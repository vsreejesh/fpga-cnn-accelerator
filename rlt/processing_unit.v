==> flow/design.v <==
`timescale 1ns / 1ps
module processing_unit(
    input clk,
    input reset,
    input start_pu,
    input signed [7:0] pixel_in,
    input signed [7:0] weight_in,
    output reg [15:0] result_out,
    output reg done_pu
);
    reg [3:0] mac_count;
    reg signed [15:0] accumulator;
    wire signed [15:0] current_product;
    assign current_product = pixel_in * weight_in;
    always @(posedge clk or posedge reset) begin
        if (reset) begin
            mac_count <= 0;
            accumulator <= 0;
            done_pu <= 0;
            result_out <= 0;
        end else begin
            done_pu <= 0;
            if (start_pu) begin
                if (mac_count == 0) begin
                    accumulator <= current_product;
                end else begin
                    accumulator <= accumulator + current_product;
                end
                if (mac_count == 8) begin
                    result_out <= accumulator + current_product;
                    done_pu <= 1;
                    mac_count <= 0; 
                end else begin
                    mac_count <= mac_count + 1;
                end
            end else begin
                mac_count <= 0;
            end
        end
    end
endmodule
Reports on processing_unit
The steps from the RTL of processing_unit to its reports follow in flow order.
Line numbers count from 1 in the design file above.
Library cell names are shortened.
{"block": "setup", "top": "processing_unit", "clk_port": "clk", "lib": "sky130hd", "pvt_corner": "tt_025C_1v80"}

Word level
Counts by Yosys on the flattened word-level netlist (proc, flatten, opt, wreduce; memories kept). Register bits leave out memories and registers merged into their read ports (data or address); mux counts leave out enables and synchronous resets folded into registers. Print and check cells are left out. Cells with the same type and inputs are merged into one.
{"block": "word_totals", "reg_bits": 37, "latch_bits": 0, "mem_bits_rw": 0, "romBits": 0, "clocked_rd_ports_x_width": 0, "n_memories": 0, "out_inout_bits": 17}
{"block": "classes", "add_sub_neg": 2, "multipliers": 1, "n_div": 0, "compare": 0, "equal": 1, "shifts": 0, "n_mux": 5, "n_logic": 0, "n_reduce_logical": 2}
{"block": "ops", "operator": "multiplier 8 x 8 -> 16 bit", "n": 1}
{"block": "ops", "operator": "adder 16 bit", "n": 1}
{"block": "ops", "operator": "two-way mux 16 bit", "n": 1}
{"block": "ops", "operator": "two-way mux 4 bit", "n": 2}
{"block": "ops", "operator": "adder 4 x 1 -> 4 bit (second input constant)", "n": 1}
{"block": "ops", "operator": "equality test 4 bit (second input constant)", "n": 1}
{"block": "ops", "operator": "zero test 4 bit", "n": 1}
{"block": "ops", "operator": "AND reduction 2 bit", "n": 1}
{"block": "ops", "operator": "two-way mux 1 bit", "n": 2}

Longest topological paths
Yosys ltp: most cells in a row. Word level: on the elaborated netlist, between registers, memories and ports. Mapped: between sequential cells and ports; inverters and the memories' decode and read muxes count.
{"block": "logic_depth", "word_depth": 3, "ABC_AREA": 0, "mapped_depth": 23, "depth_no_buf": 23}

Mapped cells and area
The flow's flattened synthesis, as Yosys stat reports it; memories are mapped. The netlist is that of the ABC_AREA named above (0 if unset); the other value can give another one.
The area totals of this step are shown rounded.
{"block": "types", "cell": "fa_1", "n": 56, "type_area_um2": 1.12E+03}
{"block": "types", "cell": "dfrtp_1", "n": 37, "type_area_um2": 925.888}
{"block": "types", "cell": "ha_1", "n": 46, "type_area_um2": 575.552}
{"block": "types", "cell": "inv_1", "n": 87, "type_area_um2": 326.563}
{"block": "types", "cell": "and2_1", "n": 43, "type_area_um2": 269.008}
{"block": "types", "cell": "nand2_1", "n": 50, "type_area_um2": 187.68}
{"block": "types", "cell": "a21oi_1", "n": 30, "type_area_um2": 150.144}
{"block": "types", "cell": "xnor2_1", "n": 17, "type_area_um2": 148.893}
{"block": "types", "cell": "xor2_1", "n": 13, "type_area_um2": 113.859}
{"block": "types", "cell": "nor2_1", "n": 30, "type_area_um2": 112.608}
{"block": "types", "cell": "o21ai_0", "n": 22, "type_area_um2": 110.106}
{"block": "types", "cell": "o21a_1", "n": 12, "type_area_um2": 90.086}
{"block": "types", "cell": "mux2_2", "n": 4, "type_area_um2": 45.043}
{"block": "types", "cell": "a31oi_1", "n": 6, "type_area_um2": 37.536}
{"block": "types", "cell": "nand2b_1", "n": 6, "type_area_um2": 37.536}
{"block": "types", "cell": "o21bai_1", "n": 5, "type_area_um2": 37.536}
{"block": "types", "cell": "a21o_1", "n": 4, "type_area_um2": 30.029}
{"block": "types", "cell": "mux2i_1", "n": 3, "type_area_um2": 30.029}
Not listed: further types 27, cells in them 50.
{"block": "synth_totals", "cell_count": 521, "yosys_area_um2": 4700, "ffs": 37}

Worst setup path after synthesis
Source: OpenSTA report_checks on the synthesized netlist (no wires, ideal clock, input and output delay 20% of the period each), path of least setup slack; recovery checks are left aside. Register names are those of the netlist, which keeps one name where synthesis merged equal registers.
{"block": "synth_timing", "kind": "input to register", "start": "input port weight_in[4]", "end": "register accumulator[13]", "period_ps": 8360, "setup_ps": 119, "launch_ps": 1672, "arrival_ps": 6603, "path_slack_ps": 1638, "delay_ps": 5050, "path_stages": 21, "n_path_buf": 0, "period_less_setup_slack_ps": 6722}
"delay_ps" is the arrival time less input delay plus setup time.
"path_stages": output pins that drive a net of the path, with the launching flip-flop's if there is one; two outputs of one cell count as two.
"period_less_setup_slack_ps" = period - worst setup slack (recovery checks aside). The figure is calculated, with input and output delays left at 20% of the set period.
The rows between start and end are the longest chain of elaborated cells between them; the timing report does not say that the signal goes this way. Where chains are equally long, one stands for them.
A line is the first line of the expression or statement that the cell stems from. Yosys adds cells for indexed reads and writes and turns some case tables into memories.
At most two assigning lines are given for a register; there are more.
{"block": "synth_between", "cell_sequence": "and2_1 fa_1 inv_1 fa_1 inv_1 fa_1 inv_1 fa_1 inv_1 ha_1 a21oi_1 o21bai_1 a2111oi_0 nor2_1 xor2_1 ha_1 or3_1 o32ai_2 xor2_1 o211ai_1 o21a_1", "elab_chain_len": 3, "cone_cells": 3, "classes_between": "add/sub (1); mul (1); mux (1)"}
{"block": "synth_rtl", "item": "start: declaration", "line": 7, "text": "input signed [7:0] weight_in,"}
{"block": "synth_rtl", "item": "multiplier 8 x 8 -> 16 bit", "line": 14}
{"block": "synth_rtl", "item": "adder 16 bit", "line": 27}
{"block": "synth_rtl", "item": "two-way mux 16 bit", "line": 24, "text": "if (mac_count == 0) begin"}
{"block": "synth_rtl", "item": "end: assignment", "line": 25}
{"block": "synth_rtl", "item": "end: assignment", "line": 27}
{"block": "synth_rtl", "item": "end: declaration", "line": 12, "text": "reg signed [15:0] accumulator;"}

Worst path after layout
Path of least setup slack in the final report of entry A (OpenROAD, finished layout, wires in). Where an end is a register, its clock arrival counts in the times.
The path's times are printed in steps of 10 ps; the period is the one set.
{"block": "layout_timing", "kind": "input to register", "start": "input port weight_in[3]", "end": "register accumulator[12]", "period_ps": 5050, "setup_ps": 160, "launch_ps": 1010, "arrival_ps": 6480, "path_slack_ps": -1290, "path_stages": 26, "n_path_buf": 3}
The rows between start and end are the longest chain of elaborated cells between them; the timing report does not say that the signal goes this way. Where chains are equally long, one stands for them.
At most two assigning lines are given for a register; there are more.
{"block": "layout_between", "cell_sequence": "clkbuf_4 and2_1 fa_1 inv_1 fa_1 inv_1 fa_1 inv_1 fa_1 inv_2 ha_4 buf_6 o21ai_4 o21bai_1 a21oi_1 xnor2_1 ha_1 a21oi_2 nor2b_1 o21ai_1 o31ai_2 buf_4 nor2_4 xor2_2 nand2b_1 a31oi_1", "elab_chain_len": 3, "cone_cells": 3, "classes_between": "add/sub (1); mul (1); mux (1)"}
{"block": "layout_rtl", "item": "start: declaration", "line": 7, "text": "input signed [7:0] weight_in,"}
{"block": "layout_rtl", "item": "multiplier 8 x 8 -> 16 bit", "line": 14}
{"block": "layout_rtl", "item": "adder 16 bit", "line": 27}
{"block": "layout_rtl", "item": "two-way mux 16 bit", "line": 24, "text": "if (mac_count == 0) begin"}
{"block": "layout_rtl", "item": "end: assignment", "line": 25}
{"block": "layout_rtl", "item": "end: assignment", "line": 27}
{"block": "layout_rtl", "item": "end: declaration", "line": 12, "text": "reg signed [15:0] accumulator;"}

Subject: flow runs of processing_unit

Hi,

Module processing_unit, platform sky130hd: 2 stored runs of the flow (Yosys, OpenROAD) with differing settings, in no particular order. Input and output delays are each 20% of the period that was set; the output load is 0.01 pF.
"achieved_clock_period_ps" is the run's clock period less its worst setup slack. It is reckoned from that one timing run; input and output delays stay at 20% of the period that was set.
"critical_path_time_ps" is the time allowed to the run's worst setup path (the clock period less input and output delay, where it has them) less its slack. Clock arrival times count: a late capture clock shortens it, a late launch clock lengthens it.
"critical_path_time_ps" is known to 10 ps.
Measured values are rounded.

{"run": "entry A", "settings": { "period_ns": 5.05, "CORE_UTILIZATION": 61, "PLACE_DENSITY_LB_ADDON": 0.04, "CORE_ASPECT_RATIO": 0.61, "CELL_PAD_IN_SITES_GLOBAL_PLACEMENT": 0, "CTS_CLUSTER_DIAMETER": 136, "CAP_MARGIN": 20, "SLEW_MARGIN": 25, "CORE_MARGIN": 2 }, "results": { "ws_setup_ps": -1300, "critical_path_time_ps": 5330, "path_kind": "input to register", "yosys.chip_area_um2": 4700, "hold_worst_slack_ps": 510, "setupTns_ps": -16000, "achieved_clock_period_ps": 6344, "final_util_frac": 0.94, "design.die.area_um2": 8400, "final_cell_area_um2": 6800 }}
{"run": "entry B", "settings": { "period_ns": 12.2, "CORE_UTILIZATION": 37, "CORE_ASPECT_RATIO": 0.78, "CELL_PAD_IN_SITES_GLOBAL_PLACEMENT": 1, "TNS_END_PERCENT": 80, "ABC_AREA": 0, "CTS_CLUSTER_SIZE": 89, "MIN_ROUTING_LAYER": "met2", "MAX_ROUTING_LAYER": "met4", "CAP_MARGIN": 20, "CORE_MARGIN": 2, "SLEW_MARGIN": 20 }, "results": { "ws_setup_ps": 3700, "achieved_clock_period_ps": 8468, "yosys.chip_area_um2": 4700, "hold_worst_slack_ps": 480, "final_util_frac": 0.43, "setupTns_ps": 0, "critical_path_time_ps": 6030, "path_kind": "input to register", "final_cell_area_um2": 5400, "design.die.area_um2": 14000 }}

Regards
