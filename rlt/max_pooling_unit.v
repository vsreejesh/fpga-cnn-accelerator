==> flow/design.v <==
`timescale 1ns / 1ps
module max_pooling_layer_26x26(
    input clk,
    input reset,
    input start,
    output reg [9:0] in_map_addr,
    input signed [15:0] in_map_pixel,
    output reg [7:0] out_map_addr,
    output reg signed [15:0] out_map_pixel,
    output reg out_map_write_en,
    output reg done
);
    localparam IN_MAP_WIDTH = 26;
    localparam OUT_MAP_WIDTH = 13;
    localparam OUT_MAP_SIZE = OUT_MAP_WIDTH * OUT_MAP_WIDTH;  
    localparam IDLE = 3'b000;
    localparam READ_0 = 3'b001;
    localparam READ_1 = 3'b010;
    localparam READ_2 = 3'b011;
    localparam READ_3 = 3'b100;
    localparam COMPARE_WRITE = 3'b101;
    localparam DONE_STATE = 3'b110;
    reg [2:0] state;
    reg [7:0] out_pixel_count;
    reg signed [15:0] window_pixels [0:3];
    reg signed [15:0] max_val; 
    integer out_row;
    integer out_col;
    integer base_in_row;
    integer base_in_col;
    always @(*) begin
        max_val = window_pixels[0];
        if (window_pixels[1] > max_val) max_val = window_pixels[1];
        if (window_pixels[2] > max_val) max_val = window_pixels[2];
        if (window_pixels[3] > max_val) max_val = window_pixels[3];
    end
    always @(posedge clk or posedge reset) begin
        if (reset) begin
            state <= IDLE;
            out_pixel_count <= 0;
            out_map_write_en <= 0;
            done <= 0;
        end else begin
            out_map_write_en <= 0;
            case(state)
                IDLE: begin
                    if (start) begin
                        state <= READ_0;
                        out_pixel_count <= 0;
                        done <= 0;  
                    end
                end
                READ_0: begin
                    window_pixels[0] <= in_map_pixel;
                    state <= READ_1;
                end
                READ_1: begin
                    window_pixels[1] <= in_map_pixel;
                    state <= READ_2;
                end
                READ_2: begin
                    window_pixels[2] <= in_map_pixel;
                    state <= READ_3;
                end
                READ_3: begin
                    window_pixels[3] <= in_map_pixel;
                    state <= COMPARE_WRITE;
                end
                COMPARE_WRITE: begin
                    out_map_pixel <= max_val;
                    out_map_write_en <= 1;
                    if (out_pixel_count == OUT_MAP_SIZE - 1) begin
                        state <= DONE_STATE;
                    end else begin
                        out_pixel_count <= out_pixel_count + 1;
                        state <= READ_0;
                    end
                end
                DONE_STATE: begin
                    done <= 1;     
                    state <= IDLE;  
                end
            endcase
        end
    end
    always @(*) begin
        out_row = out_pixel_count / OUT_MAP_WIDTH;
        out_col = out_pixel_count % OUT_MAP_WIDTH;
        base_in_row = out_row * 2;
        base_in_col = out_col * 2;
        case(state)
            READ_0:  in_map_addr = (base_in_row + 0) * IN_MAP_WIDTH + (base_in_col + 0);
            READ_1:  in_map_addr = (base_in_row + 0) * IN_MAP_WIDTH + (base_in_col + 1);
            READ_2:  in_map_addr = (base_in_row + 1) * IN_MAP_WIDTH + (base_in_col + 0);
            READ_3:  in_map_addr = (base_in_row + 1) * IN_MAP_WIDTH + (base_in_col + 1);
            default: in_map_addr = 0;
        endcase
        out_map_addr = out_pixel_count;
    end
endmodule
From RTL to reports: max_pooling_layer_26x26
The steps from the RTL of max_pooling_layer_26x26 to its reports follow in flow order.
Lines are those of the file above, counted from 1.
A cell with - has no value.

set-up
  top = max_pooling_layer_26x26
  clock port = clk
  library = sky130hd
  corner = tt_025C_1v80

After elaboration
Counts by Yosys on the flattened word-level netlist (proc, flatten, opt, wreduce). Print and check cells are left out. Cells with the same type and inputs are merged into one.

storage and ports
  output and inout port bits = 36
  elaborated cells = 58
  clocked read ports x word width = 0
  bits in read-only memories = 0
  memories kept = 0
  bits in registers = 93
  RAM bits = 0
  latch bits = 0

operators by class
  bitwise logic cells = 1
  mux-type cells = 13
  $mul = 2
  $add $sub $neg = 7
  eq/ne operators = 9
  magnitude comparators = 3
  reductions and logical operators = 12
  div/mod/pow operators = 2
  shift operators = 0

operators with widths
  kind                                                                      number
  32-bit by 5-bit multiplier with 9-bit output (second input constant)      1
  31-bit by 5-bit multiplier with 8-bit output (second input constant)      1
  8-bit by 4-bit divider with 32-bit output (second input constant)         1
  8-bit by 4-bit remainder unit with 32-bit output (second input constant)  1
  16-bit greater-than comparator                                            3
  16-bit 2-to-1 mux                                                         3
  10-bit adder                                                              4
  10-bit parallel mux with 4-bit select                                     1
  32-bit by 2-bit adder with 32-bit output (second input constant)          1
  3-bit parallel mux with 7-bit select                                      1
  8-bit parallel mux with 2-bit select                                      1
  8-bit 2-to-1 mux                                                          2
  2-bit AND reduction                                                       7
  10-bit by 2-bit adder with 10-bit output (second input constant)          1
  3-bit equality test (second input constant)                               3
  8-bit by 1-bit adder with 8-bit output (second input constant)            1
  8-bit equality test (second input constant)                               1
  7-bit nonzero test                                                        1
  3-bit by 2-bit equality test with 1-bit output (second input constant)    2
  3-bit 2-to-1 mux                                                          2
  2-bit != test (second input constant)                                     2
  2-bit nonzero test                                                        2
  3-bit by 1-bit equality test with 1-bit output (second input constant)    1
  3-bit zero test                                                           1
  3-bit AND reduction                                                       1
  1-bit parallel mux with 2-bit select                                      1
  1-bit 2-to-1 mux                                                          2
  1-bit inverter                                                            1

Depth
Yosys ltp: most cells in a row. Word level: on the elaborated netlist, between registers, memories and ports. Mapped: between sequential cells and ports; inverters and the memories' decode and read muxes count.

logic depth
  word-level depth = 6
  ABC_AREA = 0
  mapped depth = 44

Netlist
Yosys stat after the flow's synthesis: flattened, memories mapped to cells. It holds for the ABC_AREA given above (unset counts as 0); a run with the other value may have another netlist.

mapped netlist
  chip area (Yosys) = 7902.6 µm²
  area of sequential cells = 2829.0 µm²
  standard cells after synthesis = 762
  flip-flop cells = 97

cell types
  cell                       number  total area (µm²)
  sky130_fd_sc_hd__edfxtp_1  80      2.4E+03
  sky130_fd_sc_hd__ha_1      92      1.15E+03
  sky130_fd_sc_hd__dfrtp_1   16      400.384
  sky130_fd_sc_hd__mux2i_1   34      340.326
  sky130_fd_sc_hd__inv_1     87      326.563
  sky130_fd_sc_hd__mux2_2    23      258.998
  sky130_fd_sc_hd__xnor2_1   23      201.443
  sky130_fd_sc_hd__a21oi_1   38      190.182
  sky130_fd_sc_hd__a21o_1    22      165.158
  sky130_fd_sc_hd__nor2_1    36      135.13
  sky130_fd_sc_hd__o21ai_0   25      125.12
  sky130_fd_sc_hd__nand2_1   29      108.854
  sky130_fd_sc_hd__fa_1      5       100.096
  sky130_fd_sc_hd__nand4_1   16      100.096
  sky130_fd_sc_hd__o21a_1    13      97.594
  sky130_fd_sc_hd__nor2b_1   14      87.584
  sky130_fd_sc_hd__nand2b_1  10      62.56
  sky130_fd_sc_hd__or3_1     10      62.56

Not listed: further types 72, cells in them 189.

Path before layout
OpenSTA on the mapped netlist: ideal clock, no wires. The path of least setup slack (recovery checks aside). Input and output delay are each 20% of the period. Register names are those of the netlist, which keeps one name where synthesis merged equal registers.

path after synthesis
  kind = register to output
  start point = reg out_pixel_count[4]
  end point = out in_map_addr[9]
  time at the first pin = 0.000 ns
  data arrival time = 7.306 ns
  delay of the path = 7.306 ns
  required time = 7.608 ns
  setup slack = 0.302 ns
  clock period = 9.51 ns
  driving pins on the path = 36
  period reached after synthesis = 9.208 ns

"delay of the path" = arrival - input delay + setup time.
At an output port there is no setup time.
"driving pins on the path": output pins that drive a net of the path, with the launching flip-flop's if there is one; two outputs of one cell count as two.
"period reached after synthesis" = period - worst setup slack (recovery checks aside). The figure is calculated, with input and output delays left at 20% of the set period.
The rows between start and end are the longest chain of elaborated cells between them; the timing report does not say that the signal goes this way. Where chains are equally long, one stands for them.
A line is the first line of the expression or statement that the cell stems from. Yosys adds cells for indexed reads and writes and turns some case tables into memories.
At most two assigning lines are given for a register; there are more.

on the way, after synthesis
  path through = sky130_fd_sc_hd__dfrtp_1 sky130_fd_sc_hd__buf_2 sky130_fd_sc_hd__o21ai_2 sky130_fd_sc_hd__inv_1 sky130_fd_sc_hd__ha_1 sky130_fd_sc_hd__o21a_4 sky130_fd_sc_hd__nor3_2 sky130_fd_sc_hd__buf_6 sky130_fd_sc_hd__xnor2_2 sky130_fd_sc_hd__a211o_1 sky130_fd_sc_hd__nand2_1 sky130_fd_sc_hd__ha_1 sky130_fd_sc_hd__a21oi_2 sky130_fd_sc_hd__o211ai_4 sky130_fd_sc_hd__inv_4 sky130_fd_sc_hd__xnor2_1 sky130_fd_sc_hd__inv_1 sky130_fd_sc_hd__ha_1 sky130_fd_sc_hd__inv_1 sky130_fd_sc_hd__o21ai_0 sky130_fd_sc_hd__o32a_1 sky130_fd_sc_hd__o211ai_1 sky130_fd_sc_hd__nand2b_4 sky130_fd_sc_hd__ha_1 sky130_fd_sc_hd__ha_1 sky130_fd_sc_hd__fa_1 sky130_fd_sc_hd__ha_1 sky130_fd_sc_hd__a21oi_1 sky130_fd_sc_hd__o21bai_1 sky130_fd_sc_hd__a21oi_1 sky130_fd_sc_hd__nor2b_1 sky130_fd_sc_hd__and2_1 sky130_fd_sc_hd__mux2_2 sky130_fd_sc_hd__or3_1 sky130_fd_sc_hd__a311o_1 sky130_fd_sc_hd__nand3_1
  length of the longest elaborated chain = 5
  elaborated cells on any way between the ends = 11
  those cells by class = add/sub (6); mul (2); div (2); mux (1)

RTL lines, path after synthesis
  item                                          RTL line  source
  start, declared                               24        reg [7:0] out_pixel_count;
  start, assigned                               40        out_pixel_count <= 0;
  start, assigned                               75        out_pixel_count <= out_pixel_count + 1;
  8-bit by 4-bit divider with 32-bit output     87        out_row = out_pixel_count / OUT_MAP_WIDTH;
  32-bit by 2-bit adder with 32-bit output      95        READ_3:  in_map_addr = (base_in_row + 1) * IN_MAP_WIDTH + (base_in_col + 1);
  32-bit by 5-bit multiplier with 9-bit output  95
  10-bit adder                                  95
  10-bit parallel mux with 4-bit select         91        case(state)
  end, declared                                 6         output reg [9:0] in_map_addr,

Timing after layout
From the final timing report of record 1: the path of least setup slack in the routed layout; clock arrival at registers is part of the times.

path after layout
  kind = register to output
  start point = reg out_pixel_count[4]
  end point = out in_map_addr[9]
  driving pins on the path = 34
  clock period = 10.2 ns
  setup slack = 1.24 ns
  data arrival time = 6.92 ns
  time at the first pin = 0.34 ns
  required time = 8.16 ns

The rows between start and end are the longest chain of elaborated cells between them; the timing report does not say that the signal goes this way. Where chains are equally long, one stands for them.
At most two assigning lines are given for a register; there are more.

on the way, after layout
  path through = sky130_fd_sc_hd__dfrtp_2 sky130_fd_sc_hd__o21ai_4 sky130_fd_sc_hd__inv_2 sky130_fd_sc_hd__ha_4 sky130_fd_sc_hd__and4b_1 sky130_fd_sc_hd__o32a_1 sky130_fd_sc_hd__nor2_2 sky130_fd_sc_hd__o211ai_1 sky130_fd_sc_hd__and4b_4 sky130_fd_sc_hd__o31a_1 sky130_fd_sc_hd__o211ai_4 sky130_fd_sc_hd__inv_4 sky130_fd_sc_hd__xnor2_4 sky130_fd_sc_hd__inv_2 sky130_fd_sc_hd__ha_4 sky130_fd_sc_hd__inv_2 sky130_fd_sc_hd__o21ai_2 sky130_fd_sc_hd__o32a_1 sky130_fd_sc_hd__o211ai_1 sky130_fd_sc_hd__nand2b_4 sky130_fd_sc_hd__ha_4 sky130_fd_sc_hd__ha_4 sky130_fd_sc_hd__fa_1 sky130_fd_sc_hd__ha_4 sky130_fd_sc_hd__a21oi_4 sky130_fd_sc_hd__o21bai_1 sky130_fd_sc_hd__a21oi_2 sky130_fd_sc_hd__nor2b_1 sky130_fd_sc_hd__and2_1 sky130_fd_sc_hd__mux2_4 sky130_fd_sc_hd__or3_4 sky130_fd_sc_hd__a221oi_2 sky130_fd_sc_hd__nand3_2 sky130_fd_sc_hd__buf_6
  length of the longest elaborated chain = 5
  elaborated cells on any way between the ends = 11
  those cells by class = add/sub (6); mul (2); div (2); mux (1)

RTL lines, path after layout
  item                                          RTL line  source
  start, declared                               24        reg [7:0] out_pixel_count;
  start, assigned                               40        out_pixel_count <= 0;
  start, assigned                               75        out_pixel_count <= out_pixel_count + 1;
  8-bit by 4-bit divider with 32-bit output     87        out_row = out_pixel_count / OUT_MAP_WIDTH;
  32-bit by 2-bit adder with 32-bit output      95        READ_3:  in_map_addr = (base_in_row + 1) * IN_MAP_WIDTH + (base_in_col + 1);
  32-bit by 5-bit multiplier with 9-bit output  95
  10-bit adder                                  95
  10-bit parallel mux with 4-bit select         91        case(state)
  end, declared                                 6         output reg [9:0] in_map_addr,

Wiki page: max_pooling_layer_26x26 / flow data

Flow measurements of max_pooling_layer_26x26 on sky130hd: 2 stored runs with different settings, listed in no order. Input and output delays are each 20% of the period that was set; the output load is 0.01 pF.
"achieved clock period (ns)" means the clock period less the worst setup slack. The figure is calculated, with input and output delays left at 20% of the set period.
"worst setup path time (ns)" is the time allowed to the run's worst setup path (the clock period less input and output delay, where it has them) less its slack. Clock arrival times count: a late capture clock shortens it, a late launch clock lengthens it.
"finish__power__total" is the tool's figure for a default switching activity; nothing was simulated.

settings of record 1
{
  "period_ns": 10.2,
  "CORE_UTILIZATION": 46,
  "SETUP_SLACK_MARGIN": 2.78,
  "PLACE_DENSITY_LB_ADDON": 0.06,
  "CORE_MARGIN": 7,
  "CELL_PAD_IN_SITES_GLOBAL_PLACEMENT": 2,
  "CAP_MARGIN": 15,
  "SLEW_MARGIN": 10,
  "MAX_ROUTING_LAYER": "met5"
}
report of record 1
yosys chip area after synthesis (um^2): 7902.6
finish__design__die__area: 21045.3
finish__design__instance__area__stdcell: 10206.0
finish__design__instance__utilization: 0.6111
finish__timing__setup__ws: 1.245
finish__timing__setup__tns: 0.000
finish__timing__hold__ws: 0.404
finish__power__total: 7.997e-04
achieved clock period (ns): 8.955
worst setup path time (ns): 6.92
worst setup path kind: register to output

settings of record 2
{
  "period_ns": 6.97,
  "CORE_UTILIZATION": 71,
  "SETUP_SLACK_MARGIN": -0.27,
  "PLACE_DENSITY_LB_ADDON": 0.05,
  "CORE_ASPECT_RATIO": 1.0,
  "CORE_MARGIN": 6,
  "CELL_PAD_IN_SITES_GLOBAL_PLACEMENT": 1,
  "CELL_PAD_IN_SITES_DETAIL_PLACEMENT": 2,
  "ABC_AREA": 0,
  "GPL_TIMING_DRIVEN": 1,
  "CTS_CLUSTER_DIAMETER": 210,
  "CAP_MARGIN": 0,
  "SLEW_MARGIN": 20
}
report of record 2: did not finish, place, FLW-0024
