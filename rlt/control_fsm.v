==> flow/design.v <==
`timescale 1ns / 1ps
module control_fsm(
    input clk,
    input reset,
    input start,
    input done_pu,
    output reg [9:0] pixel_addr_out,     
    output reg [3:0] weight_addr_out,
    output reg start_pu,
    output reg latch_result,
    output reg final_done
);
    localparam IN_WIDTH = 28;
    localparam OUT_WIDTH = 26;
    localparam KERNEL_SIZE = 9;  
    localparam OUT_MAP_SIZE = OUT_WIDTH * OUT_WIDTH;  
    parameter IDLE          = 3'b000;
    parameter COMPUTE_RUN   = 3'b001;
    parameter COMPUTE_WAIT  = 3'b010;
    parameter DONE_STATE    = 3'b100;
    reg [2:0] state, next_state;
    reg [9:0] out_pixel_count;  
    reg [3:0] mac_cycle_count;  
    integer base_row;
    integer base_col;
    integer mac_row;
    integer mac_col;
    always @(*) begin
        next_state = state;
        start_pu = 0;
        latch_result = 0;
        final_done = 0;
        case (state)
            IDLE: begin
                if (start) begin
                    next_state = COMPUTE_RUN;
                end
            end
            COMPUTE_RUN: begin
                start_pu = 1;
                if (mac_cycle_count == KERNEL_SIZE - 1) begin  
                    next_state = COMPUTE_WAIT;
                end else begin
                    next_state = COMPUTE_RUN;
                end
            end
            COMPUTE_WAIT: begin
                latch_result = 1;
                if (out_pixel_count == OUT_MAP_SIZE - 1) begin  
                    next_state = DONE_STATE;
                end else begin
                    next_state = COMPUTE_RUN;  
                end
            end
            DONE_STATE: begin
                final_done = 1;
                if (!start) begin
                    next_state = IDLE;
                end
            end
            default: begin
                next_state = IDLE;
            end
        endcase
    end
    always @(posedge clk or posedge reset) begin
        if (reset) begin
            state <= IDLE;
            out_pixel_count <= 0;
            mac_cycle_count <= 0;
        end else begin
            state <= next_state;
            if (next_state == COMPUTE_RUN) begin
                if (state == IDLE || state == COMPUTE_WAIT) begin
                    mac_cycle_count <= 0;
                end else begin
                    mac_cycle_count <= mac_cycle_count + 1;
                end
            end
            if (state == COMPUTE_WAIT) begin
                out_pixel_count <= out_pixel_count + 1;
            end
            if (next_state == IDLE) begin
                out_pixel_count <= 0;
            end
        end
    end
    always @(*) begin
        base_row = out_pixel_count / OUT_WIDTH;
        base_col = out_pixel_count % OUT_WIDTH;
        mac_row = mac_cycle_count / 3;
        mac_col = mac_cycle_count % 3;
        pixel_addr_out = (base_row + mac_row) * IN_WIDTH + (base_col + mac_col);
        weight_addr_out = mac_cycle_count;
    end
endmodule
---- Tool chain data of control_fsm ----
Tool output for the design above, in the order of the flow.
Lines are those of the file above, counted from 1.
Operators carry their Yosys type and port widths (W data, S select, Z words).
Not given: -
inputs
  top ..................................... control_fsm
  clock port .............................. clk
  library ................................. sky130hd
  corner .................................. tt_025C_1v80

---- Elaborated design ----
Source: Yosys, flattened and elaborated, memories not mapped. Widths are those after wreduce. Registers that Yosys merges into a memory's read port (data or address) are not register bits. Print and check cells do not count. Equal cells are merged and count once.
operators by class
  add/sub/neg operators ................... 5
  multipliers ............................. 1
  divide/modulo/power cells ............... 4
  equality and inequality tests ........... 6
  multiplexer cells ....................... 11
  reductions and logical operators ........ 4
operators with widths
  cell                     count
  $div A10 B5 Y32 const B  1
  $mod A10 B5 Y32 const B  1
  $mul A32 B4 Y8 const B   1
  $div A4 B2 Y32 const B   1
  $mod A4 B2 Y32 const B   1
  $add A32 B32 Y32         1
  $add A10 B10 Y10         2
  $mux W10                 2
  $pmux W3 S4              1
  $add A10 B1 Y10 const B  1
  $eq A10 B10 Y1 const B   1
  $mux W3                  3
  $eq A3 B1 Y1 const B     2
  $logic_not A3 Y1         2
  $add A4 B1 Y4 const B    1
  $eq A4 B4 Y1 const B     1
  $mux W4                  1
  $eq A3 B2 Y1 const B     1
  $eq A3 B3 Y1 const B     1
  $mux W1                  3
  $reduce_bool A2 Y1       1
  $mux W2                  1
  $logic_or A1 B1 Y1       1
storage and ports
  bits in registers ....................... 17
  input port bits ......................... 4
  cells after elaboration ................. 34

---- Depth ----
Yosys ltp: most cells in a row. Word level: on the elaborated netlist, between registers, memories and ports. Mapped: between sequential cells and ports; inverters and the memories' decode and read muxes count.
logic depth
  depth in word-level cells ............... 5
  ABC_AREA ................................ 1
  gate-level depth with buffers ........... 58
  gate-level depth less buffers ........... 57

---- Mapped cells and area ----
Source: synth_stat.txt of the flow (Yosys; design flattened, memories mapped). It holds for the ABC_AREA given above (unset counts as 0); a run with the other value may have another netlist.
synthesis totals
  mapped cells ............................ 521
  synthesis area .......................... 3,557.2 µm²
  sequential part of the area ............. 451.7 µm²
  mapped flip-flops ....................... 18
  buffers ................................. 5
cells by type
  type                      count  area in all (µm²)
  sky130_fd_sc_hd__nand2_1  118    442.925
  sky130_fd_sc_hd__ha_1     35     437.92
  sky130_fd_sc_hd__dfrtp_1  17     425.408
  sky130_fd_sc_hd__inv_1    84     315.302
  sky130_fd_sc_hd__fa_1     14     280.269
  sky130_fd_sc_hd__xor2_1   23     201.443
  sky130_fd_sc_hd__nand3_1  33     165.158
  sky130_fd_sc_hd__nor2_1   42     157.651
  sky130_fd_sc_hd__a21oi_1  25     125.12
  sky130_fd_sc_hd__nand4_1  20     125.12
  sky130_fd_sc_hd__nand2_2  19     118.864
  sky130_fd_sc_hd__xnor2_1  10     87.584
  sky130_fd_sc_hd__nor2_4   7      78.826
  sky130_fd_sc_hd__nand2_4  6      67.565
  sky130_fd_sc_hd__nand3_2  6      60.058
  sky130_fd_sc_hd__o21ai_0  11     55.053
  sky130_fd_sc_hd__nand3_4  3      52.55
  sky130_fd_sc_hd__nor3_1   9      45.043
Other cell types: 23; their cells: 39.

---- Path before layout ----
OpenSTA on the mapped netlist: ideal clock, no wires. The path of least setup slack (recovery checks aside). Input and output delay are each 20% of the period. Register names are those of the netlist, which keeps one name where synthesis merged equal registers.
timing post-synthesis
  path type ............................... flip-flop to output port
  start ................................... reg out_pixel_count[6]
  end ..................................... out pixel_addr_out[9]
  period .................................. 17.9 ns
  external output delay ................... 3.580 ns
  data arrival time ....................... 7.445 ns
  slack ................................... 6.875 ns
  path delay .............................. 7.445 ns
  stages .................................. 55
  synthesis period reached ................ 11.025 ns
"path delay" is the arrival time less input delay plus setup time.
A path that ends at an output port has no setup time.
"stages": output pins that drive a net of the path, with the launching flip-flop's if there is one; two outputs of one cell count as two.
"synthesis period reached" is the clock period less the worst setup slack; recovery checks do not enter. This is arithmetic on one report: input and output delays are still those of the set period (20% each).
The rows between start and end are the longest chain of elaborated cells between them; the timing report does not say that the signal goes this way. Where chains are equally long, one stands for them.
Each line given opens the expression or statement behind the cell; cells for indexed reads and writes are added by Yosys, which also makes memories of some case tables.
At most two assigning lines are given for a register; there are more.
between the ends, post-synthesis
  path through ............................ sky130_fd_sc_hd__dfrtp_1 > sky130_fd_sc_hd__buf_2 > sky130_fd_sc_hd__inv_2 > sky130_fd_sc_hd__nand2_1 > sky130_fd_sc_hd__inv_1 > sky130_fd_sc_hd__nor2_1 > sky130_fd_sc_hd__ha_1 > sky130_fd_sc_hd__inv_1 > sky130_fd_sc_hd__nand3_2 > sky130_fd_sc_hd__nand2_4 > sky130_fd_sc_hd__nand4_4 > sky130_fd_sc_hd__nand2_1 > sky130_fd_sc_hd__nand2_2 > sky130_fd_sc_hd__nor2_4 > sky130_fd_sc_hd__nand2_4 > sky130_fd_sc_hd__nand2_1 > sky130_fd_sc_hd__inv_1 > sky130_fd_sc_hd__nand2_1 > (+19 left out) > sky130_fd_sc_hd__xor2_1 > sky130_fd_sc_hd__ha_1 > sky130_fd_sc_hd__inv_1 > sky130_fd_sc_hd__fa_1 > sky130_fd_sc_hd__inv_1 > sky130_fd_sc_hd__ha_1 > sky130_fd_sc_hd__a21oi_1 > sky130_fd_sc_hd__nand2_1 > sky130_fd_sc_hd__xor2_1 > sky130_fd_sc_hd__fa_1 > sky130_fd_sc_hd__inv_1 > sky130_fd_sc_hd__ha_1 > sky130_fd_sc_hd__a21oi_1 > sky130_fd_sc_hd__xnor2_1 > sky130_fd_sc_hd__xnor3_1 > sky130_fd_sc_hd__inv_1 > sky130_fd_sc_hd__nand2_1 > sky130_fd_sc_hd__nand2_1
  length of the longest elaborated chain .. 4
RTL lines, path post-synthesis
  item              line  text
  from (decl)       22    reg [9:0] out_pixel_count;
  from (assign)     69    out_pixel_count <= 0;
  from (assign)     81    out_pixel_count <= out_pixel_count + 1;
  $div A10 B5 Y32   89    base_row = out_pixel_count / OUT_WIDTH;
  $add A32 B32 Y32  93    pixel_addr_out = (base_row + mac_row) * IN_WIDTH + (base_col + mac_col);
  $mul A32 B4 Y8    93
  $add A10 B10 Y10  93
  to (decl)         7     output reg [9:0] pixel_addr_out,

# Flow runs of control_fsm

Design control_fsm on sky130hd. What follows are 2 stored runs of the flow, each under its own settings; their order means nothing. The constraints put input and output delay at 20% of the set period each and load the outputs with 0.01 pF.

======== record 1 ========
==> flow/run.sh <==
#!/bin/bash
# the make line also repeats the synthesis and layout settings of config.mk as NAME=value (left out here)
make -C /OpenROAD-flow-scripts/flow DESIGN_CONFIG=/design/flow/config.mk WORK_HOME=/design/flow/orfs CLKGATE_MAP_FILE= finish
==> flow/config.mk <==
export PLATFORM = sky130hd
export DESIGN_NAME = control_fsm
export DESIGN_NICKNAME = control_fsm
export VERILOG_FILES = /design/flow/design.v
export SDC_FILE = /design/flow/constraint.sdc
export NUM_CORES = 4
export LEC_CHECK = 0
export ABC_AREA = 1
export CAP_MARGIN = 40
export CELL_PAD_IN_SITES_GLOBAL_PLACEMENT = 1
export CORE_ASPECT_RATIO = 0.52
export CORE_MARGIN = 2
export CORE_UTILIZATION = 63
export MAX_ROUTING_LAYER = met4
export MIN_ROUTING_LAYER = met1
export PLACE_DENSITY = 0.77
export SLEW_MARGIN = 20
==> flow/constraint.sdc <==
create_clock -name core_clock -period 15.9 [get_ports {clk}]
set_input_delay 3.1800 -clock core_clock [delete_from_list [all_inputs] [get_ports {clk}]]
set_output_delay 3.1800 -clock core_clock [all_outputs]
set_load 0.01 [all_outputs]

-------- record 1 --------
  stopped before the end: placement reported GPL-0301

======== record 2 ========
==> flow/run.sh <==
#!/bin/bash
# the make line also repeats the synthesis and layout settings of config.mk as NAME=value (left out here)
make -C /OpenROAD-flow-scripts/flow DESIGN_CONFIG=/design/flow/config.mk WORK_HOME=/design/flow/orfs CLKGATE_MAP_FILE= finish
==> flow/config.mk <==
export PLATFORM = sky130hd
export DESIGN_NAME = control_fsm
export DESIGN_NICKNAME = control_fsm
export VERILOG_FILES = /design/flow/design.v
export SDC_FILE = /design/flow/constraint.sdc
export NUM_CORES = 4
export LEC_CHECK = 0
export ABC_AREA = 1
export CAP_MARGIN = 20
export CELL_PAD_IN_SITES_DETAIL_PLACEMENT = 2
export CORE_MARGIN = 2
export CORE_UTILIZATION = 67
export CTS_CLUSTER_DIAMETER = 390
export CTS_CLUSTER_SIZE = 64
export MIN_ROUTING_LAYER = met1
export PLACE_DENSITY_LB_ADDON = 0.17
export SLEW_MARGIN = 5
export TNS_END_PERCENT = 35
==> flow/constraint.sdc <==
create_clock -name core_clock -period 10.8 [get_ports {clk}]
set_input_delay 2.1600 -clock core_clock [delete_from_list [all_inputs] [get_ports {clk}]]
set_output_delay 2.1600 -clock core_clock [all_outputs]
set_load 0.01 [all_outputs]

-------- record 2 --------
  stopped before the end: placement reported DPL-0033
